==> flow/design.v <==
`timescale 1 ns / 1 ps
module sfa_vadd (
  input   wire  [15 : 0]  PR_SIZE     ,
  output  wire            sCMD_tready ,
  input   wire            sCMD_tvalid ,
  input   wire  [31 : 0]  sCMD_tdata  ,
  input   wire            mRet_tready ,
  output  wire            mRet_tvalid ,
  output  wire  [31 : 0]  mRet_tdata  ,
  output  wire            sIn1_tready ,
  input   wire            sIn1_tvalid ,
  input   wire  [31 : 0]  sIn1_tdata  ,
  output  wire            sIn2_tready ,
  input   wire            sIn2_tvalid ,
  input   wire  [31 : 0]  sIn2_tdata  ,
  input   wire            mOut_tready ,
  output  wire            mOut_tvalid ,
  output  wire   [31 : 0] mOut_tdata  ,
  input  wire             ACLK        ,
  input  wire             ARESETN
);
  localparam Fetch           = 5'b10000;  
  localparam Decode          = 5'b01000;  
  localparam Addition        = 5'b00100;  
  localparam AXIs_SEND       = 5'b00010;  
  localparam Write_Back      = 5'b00001;  
  reg [ 4 : 0] state       ;
  reg [31 : 0] instruction ;
  reg [31 : 0] ret         ;
  reg [31 : 0] ValueA      ;
  reg [31 : 0] ValueB      ;
  reg [31 : 0] ValueC      ;
  reg [15 : 0] i           ;
  assign sCMD_tready   = (state == Fetch)      ;
  assign sIn1_tready   = mOut_tready;
  assign sIn2_tready   = mOut_tready;
  assign mRet_tvalid   = (state == Write_Back) ;
  assign mOut_tdata    = ValueC                ;
  assign mOut_tvalid   = (state == AXIs_SEND)  ;
  assign mRet_tdata    = ret                   ;
  always @(posedge ACLK)
  begin
    if(!ARESETN) begin
      state <= Fetch;
    end
    else begin
      case (state)
        Fetch: begin  
          if (sCMD_tvalid == 1) begin
            i            <= 16'd0;
            instruction  <= sCMD_tdata;
            state        <= Decode;
          end
          else begin
            state        <= Fetch;
          end
        end
        Decode: begin  
          if (instruction == 32'd1) begin
            if (i < PR_SIZE) begin
              if (sIn1_tvalid == 1 && sIn2_tvalid == 1) begin
                ValueC <= sIn1_tdata + sIn2_tdata;
                i      <= i + 1           ;
                state  <= AXIs_SEND;
              end
              else begin
                state  <= Decode    ;
              end
            end
            else begin
              ret      <= 32'd10    ;
              state    <= Write_Back;
            end
          end
          else begin
            state      <= Fetch     ;
          end
        end
        AXIs_SEND: begin  
          if (mOut_tready == 1) begin
            state <= Decode;
          end
          else begin
            state <= AXIs_SEND;
          end
        end
        Write_Back: begin
          if (mRet_tready == 1) begin
            state        <= Fetch;
          end
          else begin
            state        <= Write_Back;
          end
        end
      endcase
    end
  end
endmodule
From RTL to reports: sfa_vadd
Tool output for the design above, in the order of the flow.
Lines are those of the file above, counted from 1.
Cell names lack the library's common part.
A cell with - has no value.
- top: sfa_vadd
- clock port: ACLK
- library: sky130hd
- timing corner: tt_025C_1v80

Word level
Source: Yosys, flattened and elaborated, memories not mapped. Widths are those after wreduce. Registers that Yosys merges into a memory's read port (data or address) are not register bits. Print and check cells do not count. Equal cells are merged and count once.
- muxes and demuxes at 12
- eq/ne operators: 9
- add/sub/neg operators: 2
- reduce/logical cells at 6
- noted magnitude comparators: 1
- operators with widths (operator ; number):
    two-way mux 16 bit ; 4
    == test 32 x 1 -> 1 bit with constant B ; 1
    adder 32 bit ; 1
    parallel mux 16 bit (select 2 bit) ; 1
    parallel mux 5 bit (select 4 bit) ; 1
    adder 16 x 1 -> 16 bit with constant B ; 1
    < comparator 16 bit ; 1
    two-way mux 5 bit ; 3
    two-way mux 4 bit ; 3
    != test 2 bit with constant B ; 4
    AND reduction 6 bit ; 1
    == test 5 x 1 -> 1 bit with constant B ; 1
    == test 5 x 2 -> 1 bit with constant B ; 1
    == test 5 x 4 -> 1 bit with constant B ; 1
    == test 5 bit with constant B ; 1
    AND reduction 5 bit ; 1
    nonzero test 4 bit ; 1
    AND reduction 3 bit ; 1
    nonzero test 2 bit ; 1
    logical AND 1 bit ; 1
- noted bits in registers: 85
- noted output and inout port bits: 69

Logic depth
Depth = most cells in a row (Yosys ltp): at word level without a register or memory, in the mapped netlist without a sequential cell, where the memories' decode and read muxes count.
- word-level depth: 5
- noted ABC_AREA: 0
- noted mapped depth: 9
- noted mapped depth without buffers: 9

Synthesis result
Source: synth_stat.txt of the flow (Yosys; design flattened, memories mapped). It holds for the ABC_AREA given above (unset counts as 0); a run with the other value may have another netlist.
- cells by type (type ; number):
    edfxtp_1 ; 80
    ha_1 ; 47
    buf_4 ; 35
    xor2_1 ; 24
    a21oi_1 ; 34
    nor2_1 ; 42
    xnor2_1 ; 18
    a21o_1 ; 20
    nand2_1 ; 23
    nand3_1 ; 17
    dfxtp_1 ; 4
    inv_1 ; 20
    nand4_1 ; 12
    nor4_1 ; 11
    o21ai_1 ; 12
    and3_1 ; 9
    o21ai_0 ; 9
    a31oi_1 ; 6
Other cell types: 37; their cells: 69.
- noted mapped cells: 492
- flip-flops: 84
- noted sequential part of the area: 0.0024824 mm²
- noted buffer cells: 41
- mapped area at 0.0053113 mm²

Path before layout
OpenSTA on the mapped netlist: ideal clock, no wires. The path of least setup slack (recovery checks aside). Input and output delay are each 20% of the period. Register names are those of the netlist, which keeps one name where synthesis merged equal registers.
- path type: input -> register
- start: input PR_SIZE[9]
- end: register ValueC[0]
- time at the first pin at 1.094 ns
- noted path delay: 2.609 ns
- stages: 9
- period at 5.47 ns
- slack: 1.767 ns
- buffers on the path: 0
- noted required time: 5.078 ns
- input delay: 1.094 ns
- arrival at 3.311 ns
- noted synthesis period reached: 3.703 ns
"path delay" = arrival - input delay + setup time.
"stages" counts driving pins, that of a launching flip-flop among them; a cell with two outputs on the path counts twice.
"synthesis period reached" = period - worst setup slack (recovery checks aside). The figure is calculated, with input and output delays left at 20% of the set period.
Between the ends stands the longest chain of elaborated cells between them, by number of cells; it is not shown to be the way that was timed. Of several equally long chains one is given.
A line is the first line of the expression or statement that the cell stems from. Yosys adds cells for indexed reads and writes and turns some case tables into memories.
- path through: inv_1 > ha_1 > a21o_1 > a21o_1 > a21oi_1 > and2_1 > o21ai_1 > a2111oi_2 > and2_1
- cells in the longest elaborated chain at 2
- RTL lines, path after synthesis (what ; line ; RTL):
    from (decl) ; 3 ; input   wire  [15 : 0]  PR_SIZE     ,
    < comparator 16 bit ; 60 ; if (i < PR_SIZE) begin
    AND reduction 5 bit ; - ;
    to (assign) ; 62 ; ValueC <= sIn1_tdata + sIn2_tdata;
    to (decl) ; 32 ; reg [31 : 0] ValueC      ;

Path in the finished layout
From the final timing report of run 1: the path of least setup slack in the routed layout; clock arrival at registers is part of the times.
- path type: input -> register
- start: input PR_SIZE[1]
- end: register i[9]
- input delay: 1.16 ns
- slack: 1.79 ns
- noted required time: 5.75 ns
- arrival at 3.96 ns
- stages: 9
- period at 5.78 ns
- time at the first pin at 1.16 ns
- buffers on the path: 1
Between the ends stands the longest chain of elaborated cells between them, by number of cells; it is not shown to be the way that was timed. Of several equally long chains one is given.
The path ends at the enable pin of a flip-flop; only ways to that pin are counted.
- path through: clkdlybuf4s50_1 > inv_1 > ha_1 > a21o_1 > a21o_1 > a211oi_1 > o21ai_1 > a2111oi_2 > o21ba_1
- cells in the longest elaborated chain at 3
- RTL lines, path after layout (what ; line ; RTL):
    from (decl) ; 3 ; input   wire  [15 : 0]  PR_SIZE     ,
    < comparator 16 bit ; 60 ; if (i < PR_SIZE) begin
    != test 2 bit ; - ;
    AND reduction 6 bit ; - ;
    to (assign) ; 50 ; i            <= 16'd0;
    to (assign) ; 63 ; i      <= i + 1           ;
    to (decl) ; 33 ; reg [15 : 0] i           ;

Memo
Re: implementation data of sfa_vadd

Top module sfa_vadd; platform sky130hd; tools Yosys and OpenROAD; 2 stored runs in no particular order. Input and output delays are each 20% of the period that was set; the output load is 0.01 pF.
By "power" is meant OpenSTA's value without simulated activity: inputs other than the clock are taken to toggle once in ten clock periods, and the tool carries that through the logic.

Run 1

==> flow/run.sh <==
#!/bin/bash
# the make line also repeats the synthesis and layout settings of config.mk as NAME=value (left out here)
make -C /OpenROAD-flow-scripts/flow DESIGN_CONFIG=/design/flow/config.mk WORK_HOME=/design/flow/orfs CLKGATE_MAP_FILE= finish
==> flow/config.mk <==
export PLATFORM = sky130hd
export DESIGN_NAME = sfa_vadd
export DESIGN_NICKNAME = sfa_vadd
export VERILOG_FILES = /design/flow/design.v
export SDC_FILE = /design/flow/constraint.sdc
export NUM_CORES = 4
export LEC_CHECK = 0
export CAP_MARGIN = 20
export CELL_PAD_IN_SITES_DETAIL_PLACEMENT = 1
export CORE_ASPECT_RATIO = 0.72
export CORE_MARGIN = 2
export CORE_UTILIZATION = 16
export GPL_ROUTABILITY_DRIVEN = 0
export GPL_TIMING_DRIVEN = 1
export HOLD_SLACK_MARGIN = 0.04
export MIN_ROUTING_LAYER = met1
export PLACE_DENSITY = 0.58
export SETUP_SLACK_MARGIN = 1.47
export SLEW_MARGIN = 20
==> flow/constraint.sdc <==
create_clock -name core_clock -period 5.78 [get_ports {ACLK}]
set_input_delay 1.1560 -clock core_clock [delete_from_list [all_inputs] [get_ports {ACLK}]]
set_output_delay 1.1560 -clock core_clock [all_outputs]
set_load 0.01 [all_outputs]

Measured in run 1:
- noted the standard-cell area of the final layout: 0.007566 mm²
- chip area in the Yosys report: 0.0053113 mm²
- power at 1702 uW
- noted the area inside the die boundary: 0.034689 mm²
- lowest setup slack at 1.788 ns
- worst-case hold slack at 0.533 ns

Run 2

==> flow/run.sh <==
#!/bin/bash
# the make line also repeats the synthesis and layout settings of config.mk as NAME=value (left out here)
make -C /OpenROAD-flow-scripts/flow DESIGN_CONFIG=/design/flow/config.mk WORK_HOME=/design/flow/orfs CLKGATE_MAP_FILE= finish
==> flow/config.mk <==
export PLATFORM = sky130hd
export DESIGN_NAME = sfa_vadd
export DESIGN_NICKNAME = sfa_vadd
export VERILOG_FILES = /design/flow/design.v
export SDC_FILE = /design/flow/constraint.sdc
export NUM_CORES = 4
export LEC_CHECK = 0
export CAP_MARGIN = 10
export CORE_MARGIN = 9
export CORE_UTILIZATION = 57
export CTS_CLUSTER_DIAMETER = 205
export CTS_CLUSTER_SIZE = 41
export GPL_ROUTABILITY_DRIVEN = 0
export GPL_TIMING_DRIVEN = 1
export PLACE_DENSITY_LB_ADDON = 0.07
export SETUP_SLACK_MARGIN = -0.03
export SLEW_MARGIN = 10
==> flow/constraint.sdc <==
create_clock -name core_clock -period 6.62 [get_ports {ACLK}]
set_input_delay 1.3240 -clock core_clock [delete_from_list [all_inputs] [get_ports {ACLK}]]
set_output_delay 1.3240 -clock core_clock [all_outputs]
set_load 0.01 [all_outputs]

Measured in run 2:
- noted the standard-cell area of the final layout: 0.0070605 mm²
- chip area in the Yosys report: 0.0053113 mm²
- power at 1325 uW
- noted the area inside the die boundary: 0.0131171 mm²
- lowest setup slack at 2.573 ns
- worst-case hold slack at 0.541 ns
